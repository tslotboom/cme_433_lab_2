==> flow/design.v <==
module cla_1_bit(
			A,
			B,
            Cin,
			S,
            P,
            G);
    input A, B, Cin;
    output S, P, G;
    assign P = A ^ B;
    assign G = A & B;
    assign S = A ^ B ^ Cin;
endmodule
module cla_32_bit_adder(
            A,
            B,
            Cin,
            S_reg,
            Cout_reg,
            clk);
    input clk;
    input [31:0] A, B;
    input Cin;
    wire [7:0] C;
    wire [7:0] P, G;
    wire [31:0] S;
    reg Cout;
    reg [31:0] A_reg, B_reg;
	reg Cin_reg;
	output reg [31:0] S_reg;
	output reg Cout_reg;
    always @ (posedge clk) begin
        A_reg <= A;
        B_reg <= B;
        Cin_reg <= Cin;
        S_reg <= S;
        Cout_reg <= C[7];
    end
    cla_32_bit_module cla (Cin_reg, P, G, C);
    cla_4_bit_adder c0 (A_reg[3:0],
                B_reg[3:0],
                Cin_reg,
                S[3:0],
                P[0],
                G[0]);
    cla_4_bit_adder c1 (A_reg[7:4],
                B_reg[7:4],
                C[0],
                S[7:4],
                P[1],
                G[1]);
    cla_4_bit_adder c2 (A_reg[11:8],
                B_reg[11:8],
                C[1],
                S[11:8],
                P[2],
                G[2]);
    cla_4_bit_adder c3 (A_reg[15:12],
                B_reg[15:12],
                C[2],
                S[15:12],
                P[3],
                G[3]);
    cla_4_bit_adder c4 (A_reg[19:16],
                B_reg[19:16],
                C[3],
                S[19:16],
                P[4],
                G[4]);
    cla_4_bit_adder c5 (A_reg[23:20],
                B_reg[23:20],
                C[4],
                S[23:20],
                P[5],
                G[5]);
    cla_4_bit_adder c6 (A_reg[27:24],
                B_reg[27:24],
                C[5],
                S[27:24],
                P[6],
                G[6]);
    cla_4_bit_adder c7 (A_reg[31:28],
                B_reg[31:28],
                C[6],
                S[31:28],
                P[7],
                G[7]);
endmodule
module cla_32_bit_module(
    Cin,
    P,
    G,
    C);
    input Cin;
    input [7:0] P, G;
    output reg [7:0] C;
    always @ * begin
        C[0] <= (G[0] | P[0] & Cin);
        C[1] <= (G[1] | P[1] & C[0]);
        C[2] <= (G[2] | P[2] & C[1]);
        C[3] <= (G[3] | P[3] & C[2]);
        C[4] <= (G[4] | P[4] & C[3]);
        C[5] <= (G[5] | P[5] & C[4]);
        C[6] <= (G[6] | P[6] & C[5]);
        C[7] <= (G[7] | P[7] & C[6]);
    end
endmodule
module cla_4_bit_adder(
    A,
    B,
    Cin,
    S,
    Pout,
    Gout,
    Cout);
    input [3:0] A, B;
    input Cin;
    wire [3:0] C;
    output [3:0] S;
    wire [3:0] P, G;
    output reg Pout, Gout;
    output reg Cout;
    cla_4_bit_module cla(Cin, P, G, C);
    always @ (*)
    Cout = C[3];
    cla_1_bit c0 (A[0], B[0], Cin, S[0], P[0], G[0]);
    generate
        genvar i;
        for (i = 1; i < 4; i = i + 1) begin : nate
            cla_1_bit c (A[i], B[i], C[i - 1], S[i], P[i], G[i]);
            end
    endgenerate
    always @ *
        Pout = P[0] & P[1] & P[2] & P[3];
    always @ *
        Gout = G[3] | (G[2] & P[3]) | (G[1] & P[3] & P[2]) | (G[0] & P[3] & P[2] & P[1]);
endmodule
module cla_4_bit_module(
    Cin,
    P,
    G,
    C);
    input Cin;
    input [3:0] P, G;
    output reg [3:0] C;
    always @ * begin
        C[0] <= (G[0] | P[0] & Cin);
        C[1] <= (G[1] | P[1] & C[0]);
        C[2] <= (G[2] | P[2] & C[1]);
        C[3] <= (G[3] | P[3] & C[2]);
    end
endmodule
==> Step by step through the tools: cla_32_bit_adder <==
The steps from the RTL of cla_32_bit_adder to its reports follow in flow order.
Lines are those of the file above, counted from 1.
Operators: Yosys type, input widths -> output width; for muxes data width and select width s.
Library cell names are shortened.
{ "inputs": {"top_module": "cla_32_bit_adder", "clock_port": "clk", "cell_library": "sky130hd", "pvt_corner": "tt_025C_1v80"} }

==> After elaboration <==
Source: Yosys, flattened and elaborated, memories not mapped. Widths are those after wreduce; folded enables and synchronous resets count as part of the registers. Registers that Yosys merges into a memory's read port (data or address) are not register bits. Print and check cells do not count. Equal cells are merged and count once.
{ "word_totals": {"register_bits": 98, "wordCells": 261} }
{ "classes": {"n_logic": 256} }
{ "ops": {"columns": ["operator", "n"], "rows": [
  ["$and 1x1->1", 136],
  ["$xor 1x1->1", 64],
  ["$or 1x1->1", 56]
]} }

==> Logic depth <==
Longest topological path by Yosys (ltp), each cell counted once; first at word level (registers and memories cut), then after technology mapping (sequential cells cut; the memories' decode and read muxes count).
{ "logic_depth": {"depth_word": 25, "abc_area": 0, "ltp_mapped": 12, "ltp_nobuf": 12} }

==> Synthesis result <==
Yosys stat after the flow's synthesis: flattened, memories mapped to cells. It holds for the ABC_AREA given above (unset counts as 0); a run with the other value may have another netlist.
{ "synth_totals": {"stdcells": 226, "mapped_area_um2": 3303.2, "seqArea_um2": 1961.9, "ff_cells": 98, "buffers": 0} }
{ "types": {"columns": ["type", "n", "type_area_um2"], "rows": [
  ["dfxtp_1", 98, 1.96E+03],
  ["fa_1", 24, 480.461],
  ["ha_1", 32, 400.384],
  ["xor2_1", 8, 70.067],
  ["a21oi_1", 11, 55.053],
  ["a21o_1", 6, 45.043],
  ["nand4_1", 5, 31.28],
  ["inv_1", 7, 26.275],
  ["nor2_1", 7, 26.275],
  ["nand4_4", 1, 21.27],
  ["nand2_1", 5, 18.768],
  ["nand3_1", 3, 15.014],
  ["o21a_1", 2, 15.014],
  ["nor3b_2", 1, 12.512],
  ["o31ai_2", 1, 12.512],
  ["and3_4", 1, 11.261],
  ["o21ai_0", 2, 10.01],
  ["a221oi_1", 1, 8.758]
]} }
Not listed: further types 11, cells in them 11.
By module: a second synthesis without flattening, with its own total; a netlist apart from the flattened one above.
{ "hier_totals": {"hier_cells": 264, "area_unflattened_um2": 3273.1} }
Rows give one instance, submodules left out.
{ "modules": {"columns": ["module", "instances", "cells", "area_um2", "seq_area_um2"], "rows": [
  ["cla_32_bit_adder", 1, 98, 1961.9, 1961.9],
  ["cla_1_bit", 32, 2, 21.3, 0.0],
  ["cla_4_bit_module", 8, 5, 38.8, 0.0],
  ["cla_4_bit_adder", 8, 6, 26.3, 0.0],
  ["cla_32_bit_module", 1, 14, 110.1, 0.0]
]} }

==> Worst setup path after synthesis <==
Source: OpenSTA report_checks on the synthesized netlist (no wires, ideal clock, input and output delay 20% of the period each), path of least setup slack; recovery checks are left aside. Register names are those of the netlist, which keeps one name where synthesis merged equal registers.
{ "synth_path": {"path_kind": "register -> register", "startpoint": "register A_reg[6]", "endpoint": "register S_reg[27]", "clock_period_ns": 3.29, "t_first_pin_ns": 0.000, "arrival_time_ns": 3.270, "required_time_ns": 3.172, "slack_ns": -0.098, "path_delay_ns": 3.388, "driving_pins": 13, "n_path_buf": 0, "synth_period_reached_ns": 3.388} }
"path_delay_ns" = arrival - input delay + setup time.
"driving_pins": output pins that drive a net of the path, with the launching flip-flop's if there is one; two outputs of one cell count as two.
"synth_period_reached_ns" is the clock period less the worst setup slack; recovery checks do not enter. This is arithmetic on one report: input and output delays are still those of the set period (20% each).
The rows between start and end are the longest chain of elaborated cells between them; the timing report does not say that the signal goes this way. Where chains are equally long, one stands for them.
Each line given opens the expression or statement behind the cell; cells for indexed reads and writes are added by Yosys, which also makes memories of some case tables.
{ "synth_via": {"cell_sequence": "dfxtp_1 > ha_1 > a21o_1 > a221oi_1 > nor2_1 > nor3b_2 > a21o_1 > nand2_1 > a21o_1 > fa_1 > fa_1 > fa_1 > xor2_1", "elab_chain_len": 21} }
{ "synth_lines": {"columns": ["item", "line", "text"], "rows": [
  ["start: declaration", 28, "reg [31:0] A_reg, B_reg;"],
  ["start: assignment", 33, "A_reg <= A;"],
  ["$and 1x1->1", 11, "assign G = A & B;"],
  ["$and 1x1->1", 136, "Gout = G[3] | (G[2] & P[3]) | (G[1] & P[3] & P[2]) | (G[0] & P[3] & P[2] & P[1]);"],
  ["$or 1x1->1 x3", 136, null],
  ["$or 1x1->1", 99, "C[1] <= (G[1] | P[1] & C[0]);"],
  ["$and 1x1->1", 100, "C[2] <= (G[2] | P[2] & C[1]);"],
  ["$or 1x1->1", 100, null],
  ["$and 1x1->1", 101, "C[3] <= (G[3] | P[3] & C[2]);"],
  ["(+5 left out)", null, null],
  ["$and 1x1->1", 147, "C[0] <= (G[0] | P[0] & Cin);"],
  ["$or 1x1->1", 147, null],
  ["$and 1x1->1", 148, "C[1] <= (G[1] | P[1] & C[0]);"],
  ["$or 1x1->1", 148, null],
  ["$and 1x1->1", 149, "C[2] <= (G[2] | P[2] & C[1]);"],
  ["$or 1x1->1", 149, null],
  ["$xor 1x1->1", 12, "assign S = A ^ B ^ Cin;"],
  ["end: assignment", 36, "S_reg <= S;"],
  ["end: declaration", 30, "output reg [31:0] S_reg;"]
]} }

==> Path in the finished layout <==
From the final timing report of run 1: the path of least setup slack in the routed layout; clock arrival at registers is part of the times.
{ "layout_path": {"path_kind": "register -> register", "startpoint": "register A_reg[6]", "endpoint": "register S_reg[27]", "clock_period_ns": 3.8, "t_first_pin_ns": 0.34, "arrival_time_ns": 3.80, "required_time_ns": 4.03, "slack_ns": 0.23, "driving_pins": 13, "n_path_buf": 0} }
The rows between start and end are the longest chain of elaborated cells between them; the timing report does not say that the signal goes this way. Where chains are equally long, one stands for them.
{ "layout_via": {"cell_sequence": "dfxtp_1 > ha_1 > a21o_1 > a221oi_1 > nor2_1 > nor3b_2 > a21o_1 > nand2_1 > a21o_1 > fa_1 > fa_1 > fa_1 > xor2_1", "elab_chain_len": 21} }
{ "layout_lines": {"columns": ["item", "line", "text"], "rows": [
  ["start: declaration", 28, "reg [31:0] A_reg, B_reg;"],
  ["start: assignment", 33, "A_reg <= A;"],
  ["$and 1x1->1", 11, "assign G = A & B;"],
  ["$and 1x1->1", 136, "Gout = G[3] | (G[2] & P[3]) | (G[1] & P[3] & P[2]) | (G[0] & P[3] & P[2] & P[1]);"],
  ["$or 1x1->1 x3", 136, null],
  ["$or 1x1->1", 99, "C[1] <= (G[1] | P[1] & C[0]);"],
  ["$and 1x1->1", 100, "C[2] <= (G[2] | P[2] & C[1]);"],
  ["$or 1x1->1", 100, null],
  ["$and 1x1->1", 101, "C[3] <= (G[3] | P[3] & C[2]);"],
  ["(+5 left out)", null, null],
  ["$and 1x1->1", 147, "C[0] <= (G[0] | P[0] & Cin);"],
  ["$or 1x1->1", 147, null],
  ["$and 1x1->1", 148, "C[1] <= (G[1] | P[1] & C[0]);"],
  ["$or 1x1->1", 148, null],
  ["$and 1x1->1", 149, "C[2] <= (G[2] | P[2] & C[1]);"],
  ["$or 1x1->1", 149, null],
  ["$xor 1x1->1", 12, "assign S = A ^ B ^ Cin;"],
  ["end: assignment", 36, "S_reg <= S;"],
  ["end: declaration", 30, "output reg [31:0] S_reg;"]
]} }

Subject: cla_32_bit_adder on sky130hd, stored results

Hello all,

Design cla_32_bit_adder on sky130hd. What follows are 2 stored runs of the flow, each under its own settings; their order means nothing. The constraints put input and output delay at 20% of the set period each and load the outputs with 0.01 pF.
"achieved clock period (ns)" means the clock period less the worst setup slack. The figure is calculated, with input and output delays left at 20% of the set period.
"worst setup path time (ns)" is the time allowed to the run's worst setup path (the clock period less input and output delay, where it has them) less its slack. Clock arrival times count: a late capture clock shortens it, a late launch clock lengthens it.
By "finish__power__total" is meant OpenSTA's value without simulated activity: inputs other than the clock are taken to toggle once in ten clock periods, and the tool carries that through the logic.

settings of run 1
{
  "period_ns": 3.8,
  "SETUP_SLACK_MARGIN": -0.19,
  "CAP_MARGIN": 20,
  "CORE_MARGIN": 2,
  "CORE_UTILIZATION": 40,
  "SLEW_MARGIN": 20
}
report of run 1
yosys chip area after synthesis (um^2): 3303.2
finish__design__die__area: 9001.3
finish__design__instance__area__stdcell: 4675.7
finish__design__instance__utilization: 0.5778
finish__timing__setup__ws: 0.226
finish__timing__setup__tns: 0.000
finish__timing__hold__ws: 0.533
finish__power__total: 2.404e-03
achieved clock period (ns): 3.574
worst setup path time (ns): 3.57
worst setup path kind: register -> register

settings of run 2
{
  "period_ns": 2.66,
  "CORE_UTILIZATION": 64,
  "SETUP_SLACK_MARGIN": 0.2,
  "PLACE_DENSITY": 0.53,
  "CORE_MARGIN": 7,
  "CELL_PAD_IN_SITES_DETAIL_PLACEMENT": 0,
  "ABC_AREA": 0,
  "GPL_ROUTABILITY_DRIVEN": 1,
  "CTS_CLUSTER_SIZE": 28,
  "SLEW_MARGIN": 35,
  "MIN_ROUTING_LAYER": "met2",
  "CAP_MARGIN": 20
}
report of run 2: did not finish, place, DPL-0033

Thanks
