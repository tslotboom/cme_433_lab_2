==> flow/design.v <==
module ripple_carry_adder_1_bit(
			A, 
			B, 
			Cin, 
			S, 
			Cout);
    input A, B, Cin;
    wire A_B_XOR, A_B_AND, A_B_XOR_Cin_AND;
    output S, Cout;
    assign A_B_XOR = A ^ B;
    assign A_B_AND = A & B;
    assign A_B_XOR_Cin_AND = A_B_XOR & Cin;
    assign S = A_B_XOR ^ Cin;
    assign Cout = A_B_AND | A_B_XOR_Cin_AND;
endmodule
module ripple_carry_adder_32_bit(
			A,
			B,
			Cin,
			S_reg,
			Cout_reg,
			clk);
	input clk;
    input [31:0] A, B;
    input Cin;
    wire [32:0] C;
    wire [31:0] S;
    wire Cout;
	reg [31:0] A_reg, B_reg;
	reg Cin_reg;
	output reg [31:0] S_reg;
	output reg Cout_reg;
    always @ (posedge clk) begin
        A_reg <= A;
        B_reg <= B;
        Cin_reg <= Cin;
        S_reg <= S;
        Cout_reg <= Cout;
    end
    assign C[0] = Cin_reg;
    generate
        genvar i;
        for (i = 0; i < 32; i = i + 1) begin : nate
            ripple_carry_adder_1_bit r0 (A_reg[i], B_reg[i], C[i], S[i], C[i+1]);
			end
    endgenerate
    assign Cout = C[32];
endmodule
### Reports on ripple_carry_adder_32_bit

Tool output for the design above, in the order of the flow.
Lines are those of the file above, counted from 1.
Operators carry their Yosys type and port widths (W data, S select, Z words).
Cell names lack the library's common part.
The mark n/a stands for no value.

* top: ripple_carry_adder_32_bit
* clock port: clk
* standard-cell library: sky130hd
* library corner: tt_025C_1v80

### Elaborated design

Yosys after proc, flatten, opt, wreduce and memory -nomap, before mapping. Enables and synchronous resets that opt folds into registers are not counted as muxes. Memory bits, and registers merged into a memory's read port (data or address), are not among the register bits. Print and check cells are not counted. Equal cells are merged and count once.

* flip-flop bits (word level): 98
* latch bits: 0
* bits in writable memories: 0
* bits in read-only memories: 0
* word width x clocked read ports: 0
* memories: 0
* bits of input ports: 66
* output and inout port bits: 33
* cells after elaboration: 165

* $add $sub $neg: 0
* $mul: 0
* divide/modulo/power cells: 0
* order comparisons: 0
* equal/unequal tests: 0
* shifts and indexed selects: 0
* multiplexer cells: 0
* bitwise gates (word level): 160
* reduce/logical cells: 0

Operator list (number)
* $and A1 B1 Y1: 64
* $xor A1 B1 Y1: 64
* $or A1 B1 Y1: 32

### Longest topological paths

Yosys ltp: most cells in a row. Word level: on the elaborated netlist, between registers, memories and ports. Mapped: between sequential cells and ports; inverters and the memories' decode and read muxes count.

* depth after elaboration: 65
* ABC_AREA: 0
* depth in mapped cells: 36
* mapped depth without buffers: 36

### Netlist

Yosys stat after the flow's synthesis: flattened, memories mapped to cells. It holds for the ABC_AREA given above (unset counts as 0); a run with the other value may have another netlist.

* cells in the netlist: 140
* mapped area: 2640.0 µm²
* sequential part of the area: 1961.9 µm²
* flip-flop cells: 98
* buffer cells: 0

Cells by type
* dfxtp_1: number 98, area in all 1.96E+03 µm²
* fa_1: number 32, area in all 640.614 µm²
* inv_1: number 10, area in all 37.536 µm²

By module: a second synthesis without flattening, with its own total; a netlist apart from the flattened one above.

* cell total of the unflattened synthesis: 130
* area (unflattened synthesis): 2602.5 µm²

Each row is one instance without its submodules.

By module
* ripple_carry_adder_32_bit: times used 1, cells 98, area 1961.9 µm², seq. area 1961.9 µm²
* ripple_carry_adder_1_bit: times used 32, cells 1, area 20.0 µm², seq. area 0.0 µm²

### Path before layout

OpenSTA on the mapped netlist: ideal clock, no wires. The path of least setup slack (recovery checks aside). Input and output delay are each 20% of the period. Register names are those of the netlist, which keeps one name where synthesis merged equal registers.

* path kind: reg2reg
* from: reg Cin_reg
* to: reg S_reg[31]
* period: 18.1 ns
* time at the first pin: 0.000 ns
* data arrival time: 14.020 ns
* required time: 18.043 ns
* slack: 4.023 ns
* delay of the path: 14.077 ns
* stages: 37
* synthesis period reached: 14.077 ns

"delay of the path" = arrival - input delay + setup time.
"stages" counts driving pins, that of a launching flip-flop among them; a cell with two outputs on the path counts twice.
"synthesis period reached" is the clock period less the worst setup slack; recovery checks do not enter. This is arithmetic on one report: input and output delays are still those of the set period (20% each).
Between the ends stands the longest chain of elaborated cells between them, by number of cells; it is not shown to be the way that was timed. Of several equally long chains one is given.
A line is the first line of the expression or statement that the cell stems from. Yosys adds cells for indexed reads and writes and turns some case tables into memories.

* path through: dfxtp_1 > inv_1 > fa_1 > inv_1 > fa_1 > fa_1 > fa_1 > fa_1 > fa_1 > fa_1 > fa_1 > fa_1 > fa_1 > fa_1 > fa_1 > fa_1 > fa_1 > fa_1 > fa_1 > fa_1 > fa_1 > fa_1 > fa_1 > fa_1 > fa_1 > fa_1 > fa_1 > fa_1 > fa_1 > fa_1 > fa_1 > fa_1 > fa_1 > fa_1 > inv_1 > fa_1 > inv_1
* cells in the longest elaborated chain: 63
* elaborated cells on any way between the ends: 63

RTL lines, path post-synthesis
* start: declaration: RTL line 30 `reg Cin_reg;`
* start: assignment: RTL line 36 `Cin_reg <= Cin;`
* $and A1 B1 Y1: RTL line 12 `assign A_B_XOR_Cin_AND = A_B_XOR & Cin;`
* $or A1 B1 Y1: RTL line 14 `assign Cout = A_B_AND | A_B_XOR_Cin_AND;`
* $and A1 B1 Y1: RTL line 12
* $or A1 B1 Y1: RTL line 14
* $and A1 B1 Y1: RTL line 12
* $or A1 B1 Y1: RTL line 14
* $and A1 B1 Y1: RTL line 12
* [49 not listed]
* $and A1 B1 Y1: RTL line 12
* $or A1 B1 Y1: RTL line 14
* $and A1 B1 Y1: RTL line 12
* $or A1 B1 Y1: RTL line 14
* $and A1 B1 Y1: RTL line 12
* $or A1 B1 Y1: RTL line 14
* $xor A1 B1 Y1: RTL line 13 `assign S = A_B_XOR ^ Cin;`
* end: assignment: RTL line 37 `S_reg <= S;`
* end: declaration: RTL line 31 `output reg [31:0] S_reg;`

### Path in the finished layout

Path of least setup slack in the final report of entry A (OpenROAD, finished layout, wires in). Where an end is a register, its clock arrival counts in the times.

* path kind: reg2reg
* from: reg B_reg[0]
* to: reg S_reg[31]
* period: 11.9 ns
* time at the first pin: 0.34 ns
* data arrival time: 12.22 ns
* required time: 12.19 ns
* slack: -0.03 ns
* stages: 37

Between the ends stands the longest chain of elaborated cells between them, by number of cells; it is not shown to be the way that was timed. Of several equally long chains one is given.

* path through: dfxtp_1 > inv_1 > fa_1 > inv_1 > fa_2 > fa_2 > fa_2 > fa_2 > fa_2 > fa_2 > fa_2 > fa_2 > fa_2 > fa_2 > fa_2 > fa_2 > fa_2 > fa_2 > fa_2 > fa_2 > fa_2 > fa_2 > fa_2 > fa_2 > fa_2 > fa_2 > fa_2 > fa_2 > fa_2 > fa_2 > fa_2 > fa_2 > fa_2 > fa_2 > inv_2 > fa_1 > inv_1
* cells in the longest elaborated chain: 64
* elaborated cells on any way between the ends: 65

RTL lines, path after layout
* start: declaration: RTL line 29 `reg [31:0] A_reg, B_reg;`
* start: assignment: RTL line 35 `B_reg <= B;`
* $xor A1 B1 Y1: RTL line 10 `assign A_B_XOR = A ^ B;`
* $and A1 B1 Y1: RTL line 12 `assign A_B_XOR_Cin_AND = A_B_XOR & Cin;`
* $or A1 B1 Y1: RTL line 14 `assign Cout = A_B_AND | A_B_XOR_Cin_AND;`
* $and A1 B1 Y1: RTL line 12
* $or A1 B1 Y1: RTL line 14
* $and A1 B1 Y1: RTL line 12
* $or A1 B1 Y1: RTL line 14
* [50 not listed]
* $and A1 B1 Y1: RTL line 12
* $or A1 B1 Y1: RTL line 14
* $and A1 B1 Y1: RTL line 12
* $or A1 B1 Y1: RTL line 14
* $and A1 B1 Y1: RTL line 12
* $or A1 B1 Y1: RTL line 14
* $xor A1 B1 Y1: RTL line 13 `assign S = A_B_XOR ^ Cin;`
* end: assignment: RTL line 37 `S_reg <= S;`
* end: declaration: RTL line 31 `output reg [31:0] S_reg;`

# Flow runs of ripple_carry_adder_32_bit

2 stored runs of ripple_carry_adder_32_bit in the flow (synthesis by Yosys, layout by OpenROAD, sky130hd cells), in arbitrary order. Constraints: input delay and output delay 20% of the set period each, output load 0.01 pF.
"achieved clock period" is the run's clock period less its worst setup slack. It is reckoned from that one timing run; input and output delays stay at 20% of the period that was set.
"worst setup path time" means the part of the period allowed to the worst setup path (the constraints hold back 20% at inputs and 20% at outputs) less its slack; where the path has registers, the arrival times of their clocks count too.
"power consumption" is the tool's figure for a default switching activity; nothing was simulated.

### Entry A

Settings: `period_ns=11.9`, `CORE_UTILIZATION=48`, `CORE_ASPECT_RATIO=1.87`, `CORE_MARGIN=4`, `TNS_END_PERCENT=35`, `CAP_MARGIN=10`, `MIN_ROUTING_LAYER=met1`, `SLEW_MARGIN=20`

- Standard-cell area after layout: 3950.0 µm²
- Cell area after synthesis: 2640.0 µm²
- Sum of negative setup slack: -0.026 ns
- Worst setup path time: 11.93 ns
- Worst path kind: reg2reg
- Achieved clock period: 11.926 ns
- Final utilization: 0.75
- Final worst hold slack: 0.542 ns
- Power consumption: 0.6685 mW
- Smallest setup slack: -0.026 ns
- Full die area: 6808.9 µm²

### Entry B

Settings: `period_ns=14.8`, `CORE_UTILIZATION=15`, `SETUP_SLACK_MARGIN=0.84`, `PLACE_DENSITY_LB_ADDON=0.13`, `CORE_MARGIN=2`, `CELL_PAD_IN_SITES_GLOBAL_PLACEMENT=0`, `CELL_PAD_IN_SITES_DETAIL_PLACEMENT=2`, `GPL_TIMING_DRIVEN=1`, `MIN_ROUTING_LAYER=met2`, `CAP_MARGIN=20`, `SLEW_MARGIN=20`

- Standard-cell area after layout: 4266.6 µm²
- Cell area after synthesis: 2640.0 µm²
- Sum of negative setup slack: 0.000 ns
- Worst setup path time: 13.38 ns
- Worst path kind: reg2reg
- Achieved clock period: 13.377 ns
- Final utilization: 0.248
- Final worst hold slack: 0.507 ns
- Power consumption: 0.6244 mW
- Smallest setup slack: 1.423 ns
- Full die area: 18677.3 µm²
